==> flow/design.v <==
module avalon_width_adapter #(
  parameter WIDTH_RATIO        = 2,
  parameter NARROW_IF_BE_W     = 4,   
  parameter WIDE_IF_ADDR_W     = 12,
  parameter SLAVE_ADDR_IS_BYTE = 0,
  parameter WIDE_IF_BE_W      = WIDTH_RATIO * NARROW_IF_BE_W, 
  parameter NARROW_IF_DATA_W  = NARROW_IF_BE_W * 8, 
  parameter WIDE_IF_DATA_W    = WIDTH_RATIO * NARROW_IF_DATA_W, 
  parameter NARROW_IF_ADDR_W  = SLAVE_ADDR_IS_BYTE ? WIDE_IF_ADDR_W : ( WIDE_IF_ADDR_W - $clog2( NARROW_IF_BE_W ) )
) (
  input                                 clk_i,
  input                                 rst_i,
  input  [WIDE_IF_DATA_W-1:0]           wide_writedata_i,
  input  [WIDE_IF_BE_W-1:0]             wide_byteenable_i,
  input                                 wide_write_i,
  input                                 wide_read_i,
  input  [WIDE_IF_ADDR_W-1:0]           wide_address_i,
  output logic [WIDE_IF_DATA_W-1:0]     wide_readdata_o,
  output logic                          wide_waitrequest_o,
  output logic                          wide_datavalid_o,
  output logic [NARROW_IF_DATA_W-1:0]   narrow_writedata_o,
  output logic [NARROW_IF_BE_W-1:0]     narrow_byteenable_o,
  output logic                          narrow_write_o,
  output logic                          narrow_read_o,
  output logic [NARROW_IF_ADDR_W-1:0]   narrow_address_o,
  input [NARROW_IF_DATA_W-1:0]          narrow_readdata_i,
  input                                 narrow_datavalid_i,
  input                                 narrow_waitrequest_i
);
logic read_is_finished[1:0];
logic write_is_finished;
enum logic [2:0] { IDLE_S         = 3'd1,
                   READ_S         = 3'd2,
                   WRITE_S        = 3'd4
                  } state, next_state;
always_ff @( posedge clk_i or posedge rst_i )
  if( rst_i )
    state <= IDLE_S;
  else
    state <= next_state;
always_comb
  begin
    next_state = state;
    case( state )
      IDLE_S:
        begin
          if( wide_read_i )
            next_state = READ_S;
          else  
            if( wide_write_i )
              next_state = WRITE_S;
        end
      READ_S:
        begin
          if( read_is_finished[1] )
            next_state = IDLE_S;
        end
      WRITE_S:
        begin
          if( write_is_finished )
            next_state = IDLE_S;
        end
    endcase
  end
logic [WIDTH_RATIO-1:0][NARROW_IF_DATA_W-1:0]  wide_writedata_d1;
logic [WIDTH_RATIO-1:0][NARROW_IF_BE_W-1:0]    wide_byteenable_d1;
logic [WIDE_IF_ADDR_W-1:0]                     wide_address_d1;
always_ff @( posedge clk_i )
  if( ( state == IDLE_S ) && ( next_state != IDLE_S ) )
    begin
      wide_writedata_d1  <= wide_writedata_i;
      wide_byteenable_d1 <= wide_byteenable_i;
      wide_address_d1    <= wide_address_i;
    end
logic [$clog2(WIDTH_RATIO):0] takt_cnt;
logic [$clog2(WIDTH_RATIO)-1:0] rd_takt_cnt;
always_ff @( posedge clk_i )
  if( next_state == IDLE_S )
    takt_cnt <= '0;
  else
    if( !narrow_waitrequest_i )  
      if( takt_cnt != WIDTH_RATIO )
        takt_cnt <= takt_cnt + 1'd1;
always_ff @( posedge clk_i )
  if( next_state != READ_S )
    rd_takt_cnt <= '0;
  else
    if( narrow_datavalid_i )
      rd_takt_cnt <= rd_takt_cnt + 1'd1;
always_comb
  if( ( state == IDLE_S ) && ( next_state != IDLE_S ) )
    begin
      narrow_writedata_o  = wide_writedata_i[NARROW_IF_DATA_W-1:0];
      narrow_byteenable_o = wide_byteenable_i[NARROW_IF_BE_W-1:0];
    end
  else
    begin
      narrow_writedata_o  = wide_writedata_d1[ takt_cnt ];
      narrow_byteenable_o = wide_byteenable_d1[ takt_cnt ];
    end  
logic [WIDE_IF_ADDR_W-1:0] wide_address_w;
always_comb
  if( ( state == IDLE_S ) && ( next_state != IDLE_S ) )
    wide_address_w = wide_address_i;
  else  
    wide_address_w = wide_address_d1;
generate 
  if( SLAVE_ADDR_IS_BYTE )
    assign narrow_address_o = wide_address_w + ( takt_cnt << $clog2( NARROW_IF_BE_W )  );
  else
    assign narrow_address_o = ( wide_address_w >> $clog2( NARROW_IF_BE_W ) ) + takt_cnt;
endgenerate
assign narrow_write_o = ( next_state == WRITE_S ) || ( state == WRITE_S );
assign narrow_read_o  = ( ( next_state == READ_S  ) || ( state == READ_S  ) ) && ( takt_cnt < WIDTH_RATIO );
assign read_is_finished[0]  = narrow_datavalid_i && ( rd_takt_cnt == WIDTH_RATIO - 1 ) && ( state == READ_S  );
assign write_is_finished    = !narrow_waitrequest_i && ( takt_cnt == WIDTH_RATIO - 1 ) && ( state == WRITE_S );
always_ff @( posedge clk_i )
  read_is_finished[1] <= read_is_finished[0];
logic [WIDTH_RATIO-1:0][NARROW_IF_DATA_W-1:0] wide_readdata;
always_ff @( posedge clk_i )
  wide_readdata[ rd_takt_cnt ] <= narrow_readdata_i;
assign wide_readdata_o    = wide_readdata;
assign wide_datavalid_o   = read_is_finished[1]; 
assign wide_waitrequest_o = ( next_state != IDLE_S ); 
endmodule
---- Step by step through the tools: avalon_width_adapter ----
The steps from the RTL of avalon_width_adapter to its reports follow in flow order.
Lines are those of the file above, counted from 1.
Operators carry their Yosys type and port widths (W data, S select, Z words).
Cell names lack the library's common part.
The mark -- stands for no value.
set-up
  design top .............................. avalon_width_adapter
  clock port .............................. clk_i
  library ................................. sky130hd
  library corner .......................... tt_025C_1v80

---- Word level ----
Yosys after proc, flatten, opt, wreduce and memory -nomap, before mapping. Print and check cells are not counted. Equal cells are merged and count once.
storage and ports
  cells after elaboration ................. 50
  register bits ........................... 155
  output and inout bits ................... 114
  input bits .............................. 122
cells by class
  add/subtract/negate cells ............... 4
  shift-type cells ........................ 4
  reduce/logical cells .................... 10
  equal/unequal tests ..................... 10
  muxes and demuxes ....................... 8
  bitwise gates (word level) .............. 4
  $lt $le $gt $ge ......................... 1
operator list
  operator                    count
  $shift A32 B33 Y64          1
  $shift A32 B33 Y64 const A  1
  $and A64 B64 Y64            1
  $or A64 B64 Y64             1
  $shiftx A64 B8 Y32          1
  $not A64 Y64                1
  $neg A6 Y33                 1
  $mux W32                    1
  $mux W12                    1
  $mux W3                     4
  $add A10 B2 Y10             1
  $pmux W3 S3                 1
  $shiftx A8 B5 Y4            1
  $logic_and A1 B1 Y1         6
  $eq A3 B1 Y1 const B        2
  $eq A3 B2 Y1 const B        2
  $eq A3 B3 Y1 const B        2
  $mux W4                     1
  $ne A3 B1 Y1 const B        1
  $ne A3 B2 Y1 const B        1
  $logic_or A1 B1 Y1          2
  $add A2 B1 Y2 const B       1
  $eq A2 B1 Y1 const B        1
  $lt A2 B2 Y1 const B        1
  $ne A2 B2 Y1 const B        1
  $reduce_and A2 Y1           1
  $add A1 B1 Y1 const B       1
  $not A1 Y1                  1
  $logic_not A1 Y1            1

---- Depth ----
Longest topological path by Yosys (ltp), each cell counted once; first at word level (registers and memories cut), then after technology mapping (sequential cells cut; the memories' decode and read muxes count).
depth
  word-level depth ........................ 9
  ABC_AREA ................................ 0
  depth in mapped cells ................... 16
  mapped depth without buffers ............ 13

---- Netlist ----
Source: synth_stat.txt of the flow (Yosys; design flattened, memories mapped). It holds for the ABC_AREA given above (unset counts as 0); a run with the other value may have another netlist.
cells by type
  cell      count  area in all (µm²)
  edfxtp_1  136    4.08E+03
  mux2_2    44     495.475
  mux2i_1   41     410.394
  dfxtp_1   14     280.269
  nor2_1    50     187.68
  xor2_1    7      61.309
  xnor2_1   6      52.55
  dfrtp_1   2      50.048
  ha_1      4      50.048
  nand2_1   11     41.29
  inv_1     10     37.536
  mux2_4    2      30.029
  dfstp_2   1      26.275
  nand4_1   4      25.024
  buf_4     3      22.522
  buf_6     2      22.522
  buf_2     4      20.019
  fa_1      1      20.019
Not listed: further types 17, cells in them 28.
mapped netlist
  mapped area ............................. 6108.4 µm²
  buffer cells ............................ 13
  flip-flops .............................. 153
  sequential part of the area ............. 4440.5 µm²
  cells in the netlist .................... 370

---- Timing after synthesis ----
Source: OpenSTA report_checks on the synthesized netlist (no wires, ideal clock, input and output delay 20% of the period each), path of least setup slack; recovery checks are left aside. Register names are those of the netlist, which keeps one name where synthesis merged equal registers.
path post-synthesis
  kind .................................... flip-flop to output port
  start ................................... register takt_cnt[1]
  end ..................................... output port narrow_address_o[8]
  required time ........................... 3.840 ns
  path delay .............................. 3.787 ns
  path slack .............................. 0.053 ns
  path buffers ............................ 3
  clock period ............................ 4.8 ns
  arrival time ............................ 3.787 ns
  time at the first pin ................... 0.000 ns
  output delay ............................ 0.960 ns
  stages on the path ...................... 11
  synthesis period reached ................ 4.747 ns
"path delay" = arrival - input delay + setup time.
At an output port there is no setup time.
"stages on the path": output pins that drive a net of the path, with the launching flip-flop's if there is one; two outputs of one cell count as two.
"synthesis period reached" is the clock period less the worst setup slack; recovery checks do not enter. This is arithmetic on one report: input and output delays are still those of the set period (20% each).
Between the ends stands the longest chain of elaborated cells between them, by number of cells; it is not shown to be the way that was timed. Of several equally long chains one is given.
A line is the first line of the expression or statement that the cell stems from. Yosys adds cells for indexed reads and writes and turns some case tables into memories.
between the ends, post-synthesis
  cell sequence ........................... dfxtp_1 clkbuf_1 clkbuf_1 inv_1 ha_1 and3b_1 a211oi_2 o21ai_4 buf_6 inv_1 mux2i_1
  cells in the longest elaborated chain ... 9
  elaborated cells between the ends (all ways) .. 9
  classes of those cells .................. 1 x add/sub; 2 x eq/ne; 3 x mux; 3 x reduce/logical
RTL lines, path post-synthesis
  what                              line  RTL
  start, declared                   75    logic [$clog2(WIDTH_RATIO):0] takt_cnt;
  start, assigned                   79    takt_cnt <= '0;
  start, assigned                   83    takt_cnt <= takt_cnt + 1'd1;
  $eq A2 B1 Y1                      116   assign write_is_finished    = !narrow_waitrequest_i && ( takt_cnt == WIDTH_RATIO - 1 ) && ( state == WRITE_S ) ...
  $logic_and A1 B1 Y1 (2 in a row)  116
  $mux W3                           60    if( write_is_finished )
  $pmux W3 S3                       44    case( state )
  $ne A3 B1 Y1                      103   if( ( state == IDLE_S ) && ( next_state != IDLE_S ) )
  $logic_and A1 B1 Y1               103
  $mux W12                          103
  $add A10 B2 Y10                   111   assign narrow_address_o = ( wide_address_w >> $clog2( NARROW_IF_BE_W ) ) + takt_cnt;
  end, declared                     25    output logic [NARROW_IF_ADDR_W-1:0]   narrow_address_o,

avalon_width_adapter: 2 stored runs of the Yosys and OpenROAD flow on sky130hd. The settings differ; the order carries no meaning. The constraints put input and output delay at 20% of the set period each and load the outputs with 0.01 pF.

---- flow run 1 ----
settings
  period_ns = 3.95
  CORE_UTILIZATION = 63
  SETUP_SLACK_MARGIN = -0.19
  PLACE_DENSITY_LB_ADDON = 0.07
  ABC_AREA = 0
  GPL_TIMING_DRIVEN = 0
  CTS_CLUSTER_SIZE = 41
  CAP_MARGIN = 30
  MAX_ROUTING_LAYER = met5
  CORE_MARGIN = 2
  SLEW_MARGIN = 20
results
  no results, clock tree synthesis failed with DPL-0038

---- flow run 2 ----
settings
  period_ns = 4.5
  CORE_UTILIZATION = 71
  PLACE_DENSITY_LB_ADDON = 0.13
  CORE_MARGIN = 10
  GPL_TIMING_DRIVEN = 1
  SLEW_MARGIN = 15
  MAX_ROUTING_LAYER = met5
  CAP_MARGIN = 20
results
  no results, placement failed with FLW-0024
